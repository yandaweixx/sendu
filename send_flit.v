==> flow/design.v <==
module RegisterFile(
  input        clock,
  input        reset,
  input        io_wen,
  input  [2:0] io_waddr,
  input  [7:0] io_wdata,
  input  [2:0] io_raddr,
  output [7:0] io_rdata
);
  reg [7:0] reg_0;  
  reg [7:0] reg_1;  
  reg [7:0] reg_2;  
  reg [7:0] reg_3;  
  reg [7:0] reg_4;  
  reg [7:0] reg_5;  
  reg [7:0] reg_6;  
  reg [7:0] reg_7;  
  wire  _T_1 = io_raddr == 3'h0;  
  wire [7:0] _GEN_17 = 3'h1 == io_raddr ? reg_1 : reg_0;  
  wire [7:0] _GEN_18 = 3'h2 == io_raddr ? reg_2 : _GEN_17;  
  wire [7:0] _GEN_19 = 3'h3 == io_raddr ? reg_3 : _GEN_18;  
  wire [7:0] _GEN_20 = 3'h4 == io_raddr ? reg_4 : _GEN_19;  
  wire [7:0] _GEN_21 = 3'h5 == io_raddr ? reg_5 : _GEN_20;  
  wire [7:0] _GEN_22 = 3'h6 == io_raddr ? reg_6 : _GEN_21;  
  wire [7:0] _GEN_23 = 3'h7 == io_raddr ? reg_7 : _GEN_22;  
  assign io_rdata = _T_1 ? 8'h0 : _GEN_23;  
  always @(posedge clock) begin
    if (reset) begin
      reg_0 <= 8'h0;
    end else if (io_wen) begin
      if (3'h0 == io_waddr) begin
        reg_0 <= io_wdata;
      end
    end
    if (reset) begin
      reg_1 <= 8'h0;
    end else if (io_wen) begin
      if (3'h1 == io_waddr) begin
        reg_1 <= io_wdata;
      end
    end
    if (reset) begin
      reg_2 <= 8'h0;
    end else if (io_wen) begin
      if (3'h2 == io_waddr) begin
        reg_2 <= io_wdata;
      end
    end
    if (reset) begin
      reg_3 <= 8'h0;
    end else if (io_wen) begin
      if (3'h3 == io_waddr) begin
        reg_3 <= io_wdata;
      end
    end
    if (reset) begin
      reg_4 <= 8'h0;
    end else if (io_wen) begin
      if (3'h4 == io_waddr) begin
        reg_4 <= io_wdata;
      end
    end
    if (reset) begin
      reg_5 <= 8'h0;
    end else if (io_wen) begin
      if (3'h5 == io_waddr) begin
        reg_5 <= io_wdata;
      end
    end
    if (reset) begin
      reg_6 <= 8'h0;
    end else if (io_wen) begin
      if (3'h6 == io_waddr) begin
        reg_6 <= io_wdata;
      end
    end
    if (reset) begin
      reg_7 <= 8'h0;
    end else if (io_wen) begin
      if (3'h7 == io_waddr) begin
        reg_7 <= io_wdata;
      end
    end
  end
endmodule
module send_flit(
  input        clock,
  input        reset,
  output       io_send_msg,
  output [7:0] io_send_pkg,
  output       io_send_tail,
  input        io_send_ack,
  input  [2:0] io_waddr,
  input  [7:0] io_wdata,
  input        io_wen,
  input  [1:0] io_din_dest_pe,
  input  [2:0] io_din_reg_start_addr,
  input  [2:0] io_din_data_length
);
  wire  Reg_files_clock;  
  wire  Reg_files_reset;  
  wire  Reg_files_io_wen;  
  wire [2:0] Reg_files_io_waddr;  
  wire [7:0] Reg_files_io_wdata;  
  wire [2:0] Reg_files_io_raddr;  
  wire [7:0] Reg_files_io_rdata;  
  reg [2:0] Pkg_Cnt_Reg;  
  reg [7:0] filt;  
  reg [7:0] tmp_rdata;  
  wire [2:0] _T_1 = io_din_data_length + 3'h1;  
  wire  _T_2 = Pkg_Cnt_Reg == _T_1;  
  wire  _T_3 = Pkg_Cnt_Reg == 3'h1;  
  wire [2:0] _T_6 = _T_3 ? io_din_reg_start_addr : 3'h1;  
  wire  _T_7 = Pkg_Cnt_Reg == 3'h0;  
  wire [7:0] _T_9 = {io_din_dest_pe,io_din_reg_start_addr,io_din_data_length};  
  wire [2:0] _T_11 = Pkg_Cnt_Reg + 3'h1;  
  wire  _GEN_7 = _T_7 ? 1'h0 : _T_2;  
  wire [7:0] _GEN_9 = Reg_files_io_rdata;  
  RegisterFile Reg_files (  
    .clock(Reg_files_clock),
    .reset(Reg_files_reset),
    .io_wen(Reg_files_io_wen),
    .io_waddr(Reg_files_io_waddr),
    .io_wdata(Reg_files_io_wdata),
    .io_raddr(Reg_files_io_raddr),
    .io_rdata(Reg_files_io_rdata)
  );
  assign io_send_msg = io_send_ack;  
  assign io_send_pkg = filt;  
  assign io_send_tail = io_send_ack & _GEN_7;  
  assign Reg_files_clock = clock;
  assign Reg_files_reset = reset;
  assign Reg_files_io_wen = io_wen;  
  assign Reg_files_io_waddr = io_waddr;  
  assign Reg_files_io_wdata = io_wdata;  
  assign Reg_files_io_raddr = _T_2 ? io_din_reg_start_addr : _T_6;  
  always @(posedge clock) begin
    if (reset) begin
      Pkg_Cnt_Reg <= 3'h0;
    end else if (io_send_ack) begin
      if (_T_7) begin
        Pkg_Cnt_Reg <= _T_11;
      end else if (_T_2) begin
        Pkg_Cnt_Reg <= 3'h0;
      end else begin
        Pkg_Cnt_Reg <= _T_11;
      end
    end
    if (reset) begin
      filt <= 8'h0;
    end else if (io_send_ack) begin
      if (_T_7) begin
        filt <= _T_9;
      end else begin
        filt <= tmp_rdata;
      end
    end else begin
      filt <= 8'h0;
    end
    if (reset) begin
      tmp_rdata <= 8'h0;
    end else begin
      tmp_rdata <= _GEN_9;
    end
  end
endmodule
# ---- Step by step through the tools: send_flit
# Tool output for the design above, in the order of the flow.
# Lines are those of the file above, counted from 1.
# Cell names lack the library's common part.
# Not given: --
dict set report design {
  top {send_flit}
  clk_port {clock}
  cell_library {sky130hd}
  pvt_corner {tt_025C_1v80}
}

# ---- Word-level counts
# Source: Yosys, flattened and elaborated, memories not mapped. Widths are those after wreduce. Registers that Yosys merges into a memory's read port (data or address) are not register bits. Print and check cells do not count. Equal cells are merged and count once.
dict set report classes {
  add_sub_neg 2
  mux 13
  logic 2
  eq_ne 16
  reduce_and_logical 13
}
# op n
set ops {}
lappend ops {{8-bit two-way mux} 8}
lappend ops {{3-bit equality test (first input constant)} 8}
lappend ops {{2-bit AND reduction} 8}
lappend ops {{2-bit by 3-bit equality test with 1-bit output (first input constant)} 4}
lappend ops {{3-bit two-way mux} 4}
lappend ops {{3-bit zero test} 3}
lappend ops {{1-bit by 3-bit equality test with 1-bit output (first input constant)} 2}
lappend ops {{3-bit by 1-bit adder with 3-bit output (second input constant)} 2}
lappend ops {{2-bit OR reduction} 2}
lappend ops {{3-bit by 1-bit equality test with 1-bit output (second input constant)} 1}
lappend ops {{3-bit equality test} 1}
lappend ops {{1-bit bitwise AND} 1}
lappend ops {{1-bit NOT} 1}
lappend ops {{1-bit two-way mux} 1}
dict set report word_totals {
  inputBits 23
  word_cells 57
  reg_bits 83
  output_inout_bits 10
}

# ---- Longest topological paths
# Depth = most cells in a row (Yosys ltp): at word level without a register or memory, in the mapped netlist without a sequential cell, where the memories' decode and read muxes count.
dict set report logic_depth {
  word_depth 11
  abc_area 0
  mapped_depth 8
}

# ---- After synthesis
# Yosys stat after the flow's synthesis: flattened, memories mapped to cells. It holds for the ABC_AREA given above (unset counts as 0); a run with the other value may have another netlist.
# cell n
set types {}
lappend types {dfxtp_1 83}
lappend types {nand2_1 144}
lappend types {a21oi_1 75}
lappend types {mux2i_1 19}
lappend types {o21ai_0 30}
lappend types {nor3_2 11}
lappend types {nor2_1 21}
lappend types {a221oi_1 7}
lappend types {a31o_2 6}
lappend types {o31ai_1 7}
lappend types {a31oi_1 8}
lappend types {ha_1 4}
lappend types {nand3_1 10}
lappend types {clkbuf_1 13}
lappend types {inv_1 13}
lappend types {buf_6 4}
lappend types {buf_1 11}
lappend types {clkbuf_8 3}
# Not listed: further types 24, cells in them 43.
dict set report synth_totals {
  cell_count 512
  sequential_area_um2 1661.6
  mapped_area_um2 3993.8
  buf_cells 36
  ffs 83
}
# The figures by module come from a second, unflattened synthesis with its own total; it is not the netlist above.
dict set report unflattened {
  cells_unflattened 441
  hier_area_um2 3462.1
}
# Rows give one instance, submodules left out.
# module instances mod_area_um2 cells mod_seq_area_um2
set by_module {}
lappend by_module {RegisterFile 1 2620.0 348 1141.1}
lappend by_module {send_flit 1 842.1 93 380.4}

# ---- Path before layout
# Source: OpenSTA report_checks on the synthesized netlist (no wires, ideal clock, input and output delay 20% of the period each), path of least setup slack; recovery checks are left aside. Register names are those of the netlist, which keeps one name where synthesis merged equal registers.
dict set report synth_timing {
  path_type {input port to flip-flop}
  from {input io_din_data_length[0]}
  to {register tmp_rdata[3]}
  delay_ns 1.573
  arrival_time_ns 1.870
  required_ns 1.865
  period_ns 1.96
  launch_ns 0.392
  n_path_buf 1
  driving_pins 7
  setup_slack_ns -0.005
  synth_period_reached_ns 1.965
}
# "delay_ns" = arrival - input delay + setup time.
# "driving_pins" counts driving pins, that of a launching flip-flop among them; a cell with two outputs on the path counts twice.
# "synth_period_reached_ns" is the clock period less the worst setup slack; recovery checks do not enter. This is arithmetic on one report: input and output delays are still those of the set period (20% each).
# Between the ends stands the longest chain of elaborated cells between them, by number of cells; it is not shown to be the way that was timed. Of several equally long chains one is given.
# Each line given opens the expression or statement behind the cell; cells for indexed reads and writes are added by Yosys, which also makes memories of some case tables.
dict set report synth_between {
  cell_sequence {ha_1 xor2_2 mux2_4 buf_8 nor3_2 o31ai_1 a221oi_1}
  elab_chain_cells 11
}
# item line
set synth_rtl {}
lappend synth_rtl {{start: declaration} 98} ;# input  [2:0] io_din_data_length
lappend synth_rtl {{3-bit by 1-bit adder with 3-bit output} 110} ;# wire [2:0] _T_1 = io_din_data_length + 3'h1;
lappend synth_rtl {{3-bit equality test} 111} ;# wire  _T_2 = Pkg_Cnt_Reg == _T_1;
lappend synth_rtl {{3-bit two-way mux} 136} ;# assign Reg_files_io_raddr = _T_2 ? io_din_reg_start_addr : _T_6;
lappend synth_rtl {{1-bit by 3-bit equality test with 1-bit output} 19} ;# wire [7:0] _GEN_17 = 3'h1 == io_raddr ? reg_1 : reg_0;
lappend synth_rtl {{8-bit two-way mux} 19}
lappend synth_rtl {{8-bit two-way mux} 20} ;# wire [7:0] _GEN_18 = 3'h2 == io_raddr ? reg_2 : _GEN_17;
lappend synth_rtl {{8-bit two-way mux} 21} ;# wire [7:0] _GEN_19 = 3'h3 == io_raddr ? reg_3 : _GEN_18;
lappend synth_rtl {{8-bit two-way mux} 22} ;# wire [7:0] _GEN_20 = 3'h4 == io_raddr ? reg_4 : _GEN_19;
lappend synth_rtl {{8-bit two-way mux} 23} ;# wire [7:0] _GEN_21 = 3'h5 == io_raddr ? reg_5 : _GEN_20;
lappend synth_rtl {{8-bit two-way mux} 24} ;# wire [7:0] _GEN_22 = 3'h6 == io_raddr ? reg_6 : _GEN_21;
lappend synth_rtl {{8-bit two-way mux} 25} ;# wire [7:0] _GEN_23 = 3'h7 == io_raddr ? reg_7 : _GEN_22;
lappend synth_rtl {{end: assignment} 161} ;# tmp_rdata <= 8'h0;
lappend synth_rtl {{end: assignment} 163} ;# tmp_rdata <= _GEN_9;
lappend synth_rtl {{end: declaration} 109} ;# reg [7:0] tmp_rdata;

# ---- Timing after layout
# From the final timing report of entry A: the path of least setup slack in the routed layout; clock arrival at registers is part of the times.
dict set report layout_timing {
  path_type {input port to output port}
  from {input io_din_data_length[0]}
  to {output io_send_tail}
  driving_pins 6
  out_delay_ns 0.61
  n_path_buf 2
  arrival_time_ns 2.26
  period_ns 3.06
  setup_slack_ns 0.18
  launch_ns 0.61
  required_ns 2.45
}
# Between the ends stands the longest chain of elaborated cells between them, by number of cells; it is not shown to be the way that was timed. Of several equally long chains one is given.
dict set report layout_between {
  cell_sequence {clkdlybuf4s50_1 ha_1 xor2_2 mux2i_1 nor4b_1 dlygate4sd2_1}
  elab_chain_cells 4
}
# item line
set layout_rtl {}
lappend layout_rtl {{start: declaration} 98} ;# input  [2:0] io_din_data_length
lappend layout_rtl {{3-bit by 1-bit adder with 3-bit output} 110} ;# wire [2:0] _T_1 = io_din_data_length + 3'h1;
lappend layout_rtl {{3-bit equality test} 111} ;# wire  _T_2 = Pkg_Cnt_Reg == _T_1;
lappend layout_rtl {{1-bit two-way mux} 117} ;# wire  _GEN_7 = _T_7 ? 1'h0 : _T_2;
lappend layout_rtl {{1-bit bitwise AND} 130} ;# assign io_send_tail = io_send_ack & _GEN_7;
lappend layout_rtl {{end: declaration} 91} ;# output       io_send_tail,

Wiki page: send_flit / flow data

Settings and measured results of 2 stored flow runs for module send_flit (sky130hd), not sorted in any way. The constraints put input and output delay at 20% of the set period each and load the outputs with 0.01 pF.
By "total_power_mw" is meant OpenSTA's value without simulated activity: inputs other than the clock are taken to toggle once in ten clock periods, and the tool carries that through the logic.

[flow] entry A: files
==> flow/run.sh <==
#!/bin/bash
# the make line also repeats the synthesis and layout settings of config.mk as NAME=value (left out here)
make -C /OpenROAD-flow-scripts/flow DESIGN_CONFIG=/design/flow/config.mk WORK_HOME=/design/flow/orfs CLKGATE_MAP_FILE= finish
==> flow/config.mk <==
export PLATFORM = sky130hd
export DESIGN_NAME = send_flit
export DESIGN_NICKNAME = send_flit
export VERILOG_FILES = /design/flow/design.v
export SDC_FILE = /design/flow/constraint.sdc
export NUM_CORES = 4
export LEC_CHECK = 0
export CAP_MARGIN = 20
export CORE_MARGIN = 2
export CORE_UTILIZATION = 40
export SLEW_MARGIN = 20
==> flow/constraint.sdc <==
create_clock -name core_clock -period 3.06 [get_ports {clock}]
set_input_delay 0.6120 -clock core_clock [delete_from_list [all_inputs] [get_ports {clock}]]
set_output_delay 0.6120 -clock core_clock [all_outputs]
set_load 0.01 [all_outputs]

[flow] entry A: metrics
[metrics] yosys.chip_area_um2 = 3993.8
[metrics] design_die_area_um2 = 10799.4
[metrics] hold_ws_ns = 0.447
[metrics] total_power_mw = 2.208
[metrics] layout_utilization_pct = 47.0
[metrics] total_negative_slack_ns = 0.000
[metrics] worstSetupSlack_ns = 0.183

[flow] entry B: files
==> flow/run.sh <==
#!/bin/bash
# the make line also repeats the synthesis and layout settings of config.mk as NAME=value (left out here)
make -C /OpenROAD-flow-scripts/flow DESIGN_CONFIG=/design/flow/config.mk WORK_HOME=/design/flow/orfs CLKGATE_MAP_FILE= finish
==> flow/config.mk <==
export PLATFORM = sky130hd
export DESIGN_NAME = send_flit
export DESIGN_NICKNAME = send_flit
export VERILOG_FILES = /design/flow/design.v
export SDC_FILE = /design/flow/constraint.sdc
export NUM_CORES = 4
export LEC_CHECK = 0
export ABC_AREA = 0
export CAP_MARGIN = 20
export CELL_PAD_IN_SITES_DETAIL_PLACEMENT = 0
export CORE_MARGIN = 2
export CORE_UTILIZATION = 45
export HOLD_SLACK_MARGIN = 0.21
export MAX_ROUTING_LAYER = met5
export PLACE_DENSITY_LB_ADDON = 0.23
export SLEW_MARGIN = 20
export TNS_END_PERCENT = 5
==> flow/constraint.sdc <==
create_clock -name core_clock -period 1.39 [get_ports {clock}]
set_input_delay 0.2780 -clock core_clock [delete_from_list [all_inputs] [get_ports {clock}]]
set_output_delay 0.2780 -clock core_clock [all_outputs]
set_load 0.01 [all_outputs]

[flow] entry B: metrics
[metrics] worstSetupSlack_ns = -0.542
[metrics] layout_utilization_pct = 62.2
[metrics] total_negative_slack_ns = -4.069
[metrics] yosys.chip_area_um2 = 3993.8
[metrics] design_die_area_um2 = 9645.2
[metrics] hold_ws_ns = 0.322
[metrics] total_power_mw = 5.605
